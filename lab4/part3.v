==> flow/design.v <==
module part3(clock, reset, ParallelLoadn, RotateRight, ASRight, Data_IN, Q);
input[7:0] Data_IN;
input clock, ParallelLoadn, RotateRight, reset, ASRight;
output [7:0] Q;
wire w1;
subc C1(.l(Q[1]), .r(Q[7]),.D(Data_IN[0]), .loadn(ParallelLoadn), .LoadLeft(RotateRight),  .clk(clock), .reset(reset), .Q(Q[0]));
subc C2(.l(Q[2]), .r(Q[0]),.D(Data_IN[1]), .loadn(ParallelLoadn), .LoadLeft(RotateRight), .clk(clock), .reset(reset), .Q(Q[1]));
subc C3(.l(Q[3]), .r(Q[1]),.D(Data_IN[2]), .loadn(ParallelLoadn), .LoadLeft(RotateRight), .clk(clock), .reset(reset), .Q(Q[2]));
subc C4(.l(Q[4]), .r(Q[2]),.D(Data_IN[3]), .loadn(ParallelLoadn), .LoadLeft(RotateRight), .clk(clock), .reset(reset), .Q(Q[3]));
subc C5(.l(Q[5]), .r(Q[3]),.D(Data_IN[4]), .loadn(ParallelLoadn), .LoadLeft(RotateRight), .clk(clock), .reset(reset), .Q(Q[4]));
subc C6(.l(Q[6]), .r(Q[4]),.D(Data_IN[5]), .loadn(ParallelLoadn), .LoadLeft(RotateRight), .clk(clock), .reset(reset), .Q(Q[5]));
subc C7(.l(Q[7]), .r(Q[5]),.D(Data_IN[6]), .loadn(ParallelLoadn), .LoadLeft(RotateRight), .clk(clock),.reset(reset), .Q(Q[6]));
subc C8(.l(w1), .r(Q[6]), .LoadLeft(RotateRight), .D(Data_IN[7]), .loadn(ParallelLoadn), .clk(clock), .reset(reset), .Q(Q[7]));
mux2_1 M3(Q[0],Q[7], ASRight, w1);
endmodule
module ff(Clk, R, q, d);
input Clk;
input R;
input d;
output reg q;
always @(posedge Clk)
	begin 
		if(R == 1)
		q <= 0;
		else
		q <= d; 
	end
endmodule
module subc(r, l, LoadLeft,clk, reset, Q , D, loadn);
input r, l, LoadLeft, D, loadn, clk, reset;
output Q;
wire x;
wire y;
mux2_1 m1(.x(r), .y(l), .s(LoadLeft), .m(x));
mux2_1 m2(.x(D), .y(x), .s(loadn), .m(y));
  ff ff1(.Clk(clk), .R(reset), .q(Q), .d(y));
endmodule
module mux2_1(x, y, s, m);
output m;
input x;
input y;
input s;
assign m = s ? y:x;
endmodule
From RTL to reports: part3:

The steps from the RTL of part3 to its reports follow in flow order.
Lines are those of the file above, counted from 1.
Operators: Yosys type, input widths -> output width; for muxes data width and select width s.
Cell names lack the library's common part.
Not given: --

* design top: part3
* clock port: clock
* cell library: sky130hd
* library corner: tt_025C_1v80

Word level:

Counts by Yosys on the flattened word-level netlist (proc, flatten, opt, wreduce; memories kept). Register bits leave out memories and registers merged into their read ports (data or address). Print and check cells are left out. Cells with the same type and inputs are merged into one.

* word-level cells: 26
* bits of input ports: 13
* register bits: 8
* output and inout port bits: 8

* eq/ne operators: 1
* mux-type cells: 17

Operators by type and width (number)
* $mux 1: 17
* $ne 3x3->1 const B: 1

Depth:

Longest topological path by Yosys (ltp), each cell counted once; first at word level (registers and memories cut), then after technology mapping (sequential cells cut; the memories' decode and read muxes count).

* word-level depth: 3
* ABC_AREA: 1
* depth in mapped cells: 6
* depth with buffers taken out: 5

After synthesis:

Yosys stat after the flow's synthesis: flattened, memories mapped to cells. It holds for the ABC_AREA given above (unset counts as 0); a run with the other value may have another netlist.
The area totals of this step are shown rounded.

* flip-flops: 8
* area of sequential cells: 0.00016 mm^2
* standard cells after synthesis: 64
* cell area after synthesis: 0.00051 mm^2
* buffers: 11

Cells by type
* dfxtp_1: number 8, area in all 160.154 um^2
* o211ai_2: number 7, area in all 87.584 um^2
* nand2_1: number 17, area in all 63.811 um^2
* buf_4: number 8, area in all 60.058 um^2
* buf_6: number 3, area in all 33.782 um^2
* nand3_1: number 6, area in all 30.029 um^2
* inv_1: number 6, area in all 22.522 um^2
* nand3_2: number 2, area in all 20.019 um^2
* inv_2: number 2, area in all 7.507 um^2
* inv_4: number 1, area in all 6.256 um^2
* or2_1: number 1, area in all 6.256 um^2
* a21oi_1: number 1, area in all 5.005 um^2
* clkinv_2: number 1, area in all 5.005 um^2
* o21ai_0: number 1, area in all 5.005 um^2

Timing after synthesis:

OpenSTA on the mapped netlist: ideal clock, no wires. The path of least setup slack (recovery checks aside). Input and output delay are each 20% of the period. Register names are those of the netlist, which keeps one name where synthesis merged equal registers.

* path type: input to register
* start: input port RotateRight
* end: register C8.ff1.q
* stages on the path: 4
* path delay: 551 ps
* time at the first pin: 238 ps
* input delay: 238 ps
* period: 1190 ps
* data required time: 1071 ps
* slack: 400 ps
* path buffers: 1
* setup time: 119 ps
* arrival: 670 ps
* synthesis period reached: 790 ps

"path delay" = arrival - input delay + setup time.
"stages on the path" counts driving pins, that of a launching flip-flop among them; a cell with two outputs on the path counts twice.
"synthesis period reached" is the clock period less the worst setup slack; recovery checks do not enter. This is arithmetic on one report: input and output delays are still those of the set period (20% each).
The rows between start and end are the longest chain of elaborated cells between them; the timing report does not say that the signal goes this way. Where chains are equally long, one stands for them.
A line is the first line of the expression or statement that the cell stems from. Yosys adds cells for indexed reads and writes and turns some case tables into memories.

* path through: buf_6 > or2_1 > nand2_1 > a21oi_1
* length of the longest elaborated chain: 2
* elaborated cells between the ends (all ways): 3
* RTL lines with such cells: 1
* those cells by class: eq/ne (1); mux (2)

RTL lines, path post-synthesis
* from (decl): RTL line 3 `input clock, ParallelLoadn, RotateRight, reset, ASRight;`
* $mux 1 (2 in a row): RTL line 43 `assign m = s ? y:x;`
* to (assign): RTL line 24 `q <= 0;`
* to (assign): RTL line 26 `q <= d;`
* to (decl): RTL line 20 `output reg q;`

Timing after layout:

Path of least setup slack in the final report of job 2 (OpenROAD, finished layout, wires in). Where an end is a register, its clock arrival counts in the times.
The report prints the path's times to 10 ps; the period is as set.

* path type: register to register
* start: register C7.ff1.q
* end: register C8.ff1.q
* time at the first pin: 260 ps
* path buffers: 1
* data required time: 720 ps
* slack: -280 ps
* setup time: 110 ps
* period: 585 ps
* stages on the path: 5
* arrival: 1000 ps

The rows between start and end are the longest chain of elaborated cells between them; the timing report does not say that the signal goes this way. Where chains are equally long, one stands for them.

* path through: dfxtp_2 > buf_6 > or2_1 > nand2_1 > a21oi_2
* length of the longest elaborated chain: 2
* elaborated cells between the ends (all ways): 2
* RTL lines with such cells: 1
* those cells by class: mux (2)

RTL lines, path after layout
* from (decl): RTL line 20 `output reg q;`
* from (assign): RTL line 24 `q <= 0;`
* from (assign): RTL line 26 `q <= d;`
* $mux 1 (2 in a row): RTL line 43 `assign m = s ? y:x;`
* to (assign): RTL line 24
* to (assign): RTL line 26
* to (decl): RTL line 20

Subject: part3 on sky130hd, stored results

Hello all,

Measured results for part3: 2 stored runs of the Yosys and OpenROAD flow on sky130hd. The settings differ; the order carries no meaning. The constraints put input and output delay at 20% of the set period each and load the outputs with 0.01 pF.
"clock period reached" is the run's clock period less its worst setup slack. It is reckoned from that one timing run; input and output delays stay at 20% of the period that was set.
"worst setup path time" = time allowed to the worst setup path (clock period - input delay - output delay, where it has them) - its slack; a late launch clock adds to it, a late capture clock takes from it.
By "total power of the final layout" is meant OpenSTA's value without simulated activity: inputs other than the clock are taken to toggle once in ten clock periods, and the tool carries that through the logic.
"worst setup path time" is given in steps of 10 ps.
The results are shown rounded.

### Job 1

==> flow/run.sh <==
#!/bin/bash
# the make line also repeats the synthesis and layout settings of config.mk as NAME=value (left out here)
make -C /OpenROAD-flow-scripts/flow DESIGN_CONFIG=/design/flow/config.mk WORK_HOME=/design/flow/orfs CLKGATE_MAP_FILE= finish
==> flow/config.mk <==
export PLATFORM = sky130hd
export DESIGN_NAME = part3
export DESIGN_NICKNAME = part3
export VERILOG_FILES = /design/flow/design.v
export SDC_FILE = /design/flow/constraint.sdc
export NUM_CORES = 4
export LEC_CHECK = 0
export CAP_MARGIN = 15
export CELL_PAD_IN_SITES_DETAIL_PLACEMENT = 1
export CELL_PAD_IN_SITES_GLOBAL_PLACEMENT = 0
export CORE_MARGIN = 2
export CORE_UTILIZATION = 45
export CTS_CLUSTER_DIAMETER = 124
export MIN_ROUTING_LAYER = met1
export PLACE_DENSITY_LB_ADDON = 0.25
export SETUP_SLACK_MARGIN = 0.19
export SLEW_MARGIN = 20
==> flow/constraint.sdc <==
create_clock -name core_clock -period 0.676 [get_ports {clock}]
set_input_delay 0.1352 -clock core_clock [delete_from_list [all_inputs] [get_ports {clock}]]
set_output_delay 0.1352 -clock core_clock [all_outputs]
set_load 0.01 [all_outputs]

Outcome of job 1: no final report: placement broke off with DPL-0033

### Job 2

==> flow/run.sh <==
#!/bin/bash
# the make line also repeats the synthesis and layout settings of config.mk as NAME=value (left out here)
make -C /OpenROAD-flow-scripts/flow DESIGN_CONFIG=/design/flow/config.mk WORK_HOME=/design/flow/orfs CLKGATE_MAP_FILE= finish
==> flow/config.mk <==
export PLATFORM = sky130hd
export DESIGN_NAME = part3
export DESIGN_NICKNAME = part3
export VERILOG_FILES = /design/flow/design.v
export SDC_FILE = /design/flow/constraint.sdc
export NUM_CORES = 4
export LEC_CHECK = 0
export ABC_AREA = 1
export CAP_MARGIN = 20
export CELL_PAD_IN_SITES_DETAIL_PLACEMENT = 0
export CORE_ASPECT_RATIO = 0.99
export CORE_MARGIN = 2
export CORE_UTILIZATION = 15
export CTS_CLUSTER_SIZE = 80
export GPL_ROUTABILITY_DRIVEN = 0
export GPL_TIMING_DRIVEN = 1
export MAX_ROUTING_LAYER = met4
export MIN_ROUTING_LAYER = met2
export PLACE_DENSITY = 0.77
export SETUP_SLACK_MARGIN = 0.0
export SLEW_MARGIN = 20
export TNS_END_PERCENT = 100
==> flow/constraint.sdc <==
create_clock -name core_clock -period 0.585 [get_ports {clock}]
set_input_delay 0.1170 -clock core_clock [delete_from_list [all_inputs] [get_ports {clock}]]
set_output_delay 0.1170 -clock core_clock [all_outputs]
set_load 0.01 [all_outputs]

Results of job 2:
- Clock period reached: 864 ps
- Setup TNS: -3600 ps
- Mapped cell area after synthesis: 0.00051 mm^2
- Area of the standard cells in the finished layout: 0.00096 mm^2
- Setup slack of the critical path: -280 ps
- Full die area: 0.0039 mm^2
- Total power of the final layout: 1600 µW
- Worst hold slack: 460 ps
- Worst setup path time: 860 ps
- Critical path kind: register to register
- Utilization after routing: 29 %

Thanks
